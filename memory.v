==> flow/design.v <==
module rom (clk,rst_mem, data_out);
input clk;
input rst_mem;
output reg data_out;
reg data_in [60:0];
reg [6:0] address=0;
always @ (posedge clk, negedge rst_mem)
begin
    if(~rst_mem)
    begin
        data_out = 'b1;
    end
    else
    begin
        data_out = data_in[address];
        address = address +1;
    end
end
initial
begin
    data_in [0] = 0;
    data_in [1] = 0;
    data_in [2] = 1;
    data_in [3] = 0;
    data_in [4] = 1;
    data_in [5] = 0;
    data_in [6] = 1;
    data_in [7] = 0;
    data_in [8] = 1;
    data_in [9] = 0;
    data_in [10] = 1;
    data_in [11] = 1;
    data_in [12] = 0;
    data_in [13] = 1;
    data_in [14] = 0;
    data_in [15] = 0;
    data_in [16] = 1;
    data_in [17] = 0;
    data_in [18] = 0;
    data_in [19] = 0;
    data_in [20] = 0;
    data_in [21] = 0;
    data_in [22] = 1;
    data_in [23] = 1;
    data_in [24] = 0;
    data_in [25] = 0;
    data_in [26] = 1;
    data_in [27] = 1;
    data_in [28] = 0;
    data_in [29] = 0;
    data_in [30] = 1;
    data_in [31] = 0;
    data_in [32] = 1;
    data_in [33] = 0;
    data_in [34] = 1;
    data_in [35] = 1;
    data_in [36] = 0;
    data_in [37] = 1;
    data_in [38] = 1;
    data_in [39] = 0;
    data_in [40] = 1;
    data_in [41] = 1;
    data_in [42] = 1;
    data_in [43] = 0;
    data_in [44] = 1;
    data_in [45] = 0;
    data_in [46] = 1;
    data_in [47] = 1;
    data_in [48] = 0;
    data_in [49] = 1;
    data_in [50] = 0;
    data_in [51] = 0;
    data_in [52] = 1;
    data_in [53] = 0;
    data_in [54] = 0;
    data_in [55] = 0;
    data_in [56] = 0;
    data_in [57] = 0;
    data_in [58] = 1;
    data_in [59] = 1;
end
endmodule
==> Reports on rom <==
Tool output for the design above, in the order of the flow.
Lines are those of the file above, counted from 1.
Operators: Yosys type, input widths -> output width; for muxes data width and select width s.
Cell names lack the library's common part.
{ "setup": {"top": "rom", "clock": "clk", "lib": "sky130hd", "lib_corner": "tt_025C_1v80"} }

==> Word level <==
Source: Yosys, flattened and elaborated, memories not mapped. Widths are those after wreduce; folded enables and synchronous resets count as part of the registers. Registers that Yosys merges into a memory's read port (data or address) are not register bits. Print and check cells do not count. Equal cells are merged and count once.
Yosys's memory passes give these memory sizes; they may raise the number of words (mostly to a power of two), join words into wider ones and drop unused or constant bits.
{ "classes": {"add_sub_neg": 1, "reduce_logical": 1} }
{ "ops": {"columns": ["op", "n"], "rows": [
  ["$add 7x1->7 const B", 1],
  ["$logic_not 1->1", 1]
]} }
{ "bits": {"register_bits": 7, "romBits": 61, "clocked_rd_ports_x_width": 1, "n_memories": 1, "inputBits": 2, "output_inout_bits": 1, "elab_cells": 4} }
{ "memory_table": {"columns": ["name", "size", "width", "rd", "wr", "line_no", "source"], "rows": [
  ["data_in", 61, 1, 1, 0, 5, "reg data_in [60:0];"]
]} }

==> Logic depth <==
Yosys ltp: most cells in a row. Word level: on the elaborated netlist, between registers, memories and ports. Mapped: between sequential cells and ports; inverters and the memories' decode and read muxes count.
{ "depth": {"word_depth": 1, "abc_area": 0, "depth_mapped": 6, "mapped_depth_nobuf": 6} }

==> Synthesis result <==
The flow's flattened synthesis, as Yosys stat reports it; memories are mapped. The netlist is that of the ABC_AREA named above (0 if unset); the other value can give another one.
{ "by_type": {"columns": ["type", "n", "type_area_um2"], "rows": [
  ["edfxtp_1", 6, 180.173],
  ["ha_1", 6, 75.072],
  ["mux4_1", 2, 52.55],
  ["mux2i_1", 3, 30.029],
  ["dfstp_2", 1, 26.275],
  ["buf_6", 2, 22.522],
  ["inv_1", 6, 22.522],
  ["xnor2_1", 2, 17.517],
  ["xor2_1", 2, 17.517],
  ["a211oi_1", 2, 15.014],
  ["nor2b_1", 2, 12.512],
  ["nand3_1", 2, 10.01],
  ["o22a_1", 1, 8.758],
  ["buf_2", 1, 5.005],
  ["o21ai_0", 1, 5.005],
  ["nand2_1", 1, 3.754],
  ["nor2_1", 1, 3.754]
]} }
{ "mapped": {"cells": 41, "mapped_area_mm2": 0.000508, "ff_cells": 7, "buffers": 3} }

==> Path before layout <==
OpenSTA on the mapped netlist: ideal clock, no wires. The path of least setup slack (recovery checks aside). Input and output delay are each 20% of the period. Register names are those of the netlist, which keeps one name where synthesis merged equal registers.
{ "synth_path": {"path_kind": "reg2reg", "startpoint": "register address[0]", "endpoint": "register data_out", "tclk_ps": 1830, "setup_ps": 60, "arrival_ps": 1553, "required_ps": 1770, "slack_ps": 216, "delay_ps": 1613, "stages": 7, "period_less_setup_slack_ps": 1614} }
"delay_ps" is the arrival time less input delay plus setup time.
"stages" counts driving pins, that of a launching flip-flop among them; a cell with two outputs on the path counts twice.
"period_less_setup_slack_ps" = period - worst setup slack (recovery checks aside). The figure is calculated, with input and output delays left at 20% of the set period.
{ "synth_via": {"path_cell_list": "edfxtp_1 -> inv_1 -> ha_1 -> inv_1 -> mux4_1 -> mux2i_1 -> o22a_1"} }
{ "synth_lines": {"columns": ["item", "line_no", "source"], "rows": [
  ["start, declared", 6, "reg [6:0] address=0;"],
  ["start, assigned", 16, "address = address +1;"],
  ["end, declared", 4, "output reg data_out;"]
]} }
Chain of elaborated cells between the ends: none given.

==> Worst path after layout <==
Path of least setup slack in the final report of run 2 (OpenROAD, finished layout, wires in). Where an end is a register, its clock arrival counts in the times.
The report prints the path's times to 10 ps; the period is as set.
{ "layout_path": {"path_kind": "reg2out", "startpoint": "register data_out", "endpoint": "output port data_out", "tclk_ps": 3400, "output_delay_ps": 680, "arrival_ps": 1280, "required_ps": 2720, "slack_ps": 1440, "stages": 2} }
{ "layout_via": {"path_cell_list": "dfstp_2 -> clkdlybuf4s50_1", "elab_chain_cells": 0} }
{ "layout_lines": {"columns": ["item", "line_no", "source"], "rows": [
  ["start, declared", 4, "output reg data_out;"],
  ["end, declared", 4, null]
]} }

Hand-over note for rom

Record of 2 stored runs of the RTL-to-layout flow on rom, platform sky130hd. The runs are unordered. Constraints: input delay and output delay 20% of the set period each, output load 0.01 pF.
"achieved clock period": clock period set for the run, less the worst setup slack. It is reckoned from that one timing run; input and output delays stay at 20% of the period that was set.
"worst path time" means the part of the period allowed to the worst setup path (the constraints hold back 20% at inputs and 20% at outputs) less its slack; where the path has registers, the arrival times of their clocks count too.
"total power of the final layout" rests on the timing tool's default activity at the inputs, not on a simulated workload.
"worst path time" is known to 10 ps.

==> run 1: settings <==
{ "period_ns": 2.97, "CORE_UTILIZATION": 69, "CORE_ASPECT_RATIO": 1.1, "CELL_PAD_IN_SITES_DETAIL_PLACEMENT": 1, "CTS_CLUSTER_SIZE": 11, "CTS_CLUSTER_DIAMETER": 227, "CAP_MARGIN": 20, "CORE_MARGIN": 2, "SLEW_MARGIN": 20 }
==> run 1: results <==
no results, floorplanning failed with PDN-0185

==> run 2: settings <==
{ "period_ns": 3.4, "CAP_MARGIN": 20, "CORE_MARGIN": 2, "CORE_UTILIZATION": 40, "SLEW_MARGIN": 20 }
==> run 2: results <==
worst path time: 1280 ps
critical path kind: reg2out
utilization after layout: 47.7 %
synthesis area: 0.000508 mm2
total power of the final layout: 0.0002473 W
achieved clock period: 1964 ps
setup slack of the critical path: 1436 ps
total die area: 0.0015709 mm2
post-route worst hold slack: 587 ps
setup TNS: 0 ps
standard-cell area after routing: 0.0005443 mm2

End of note.
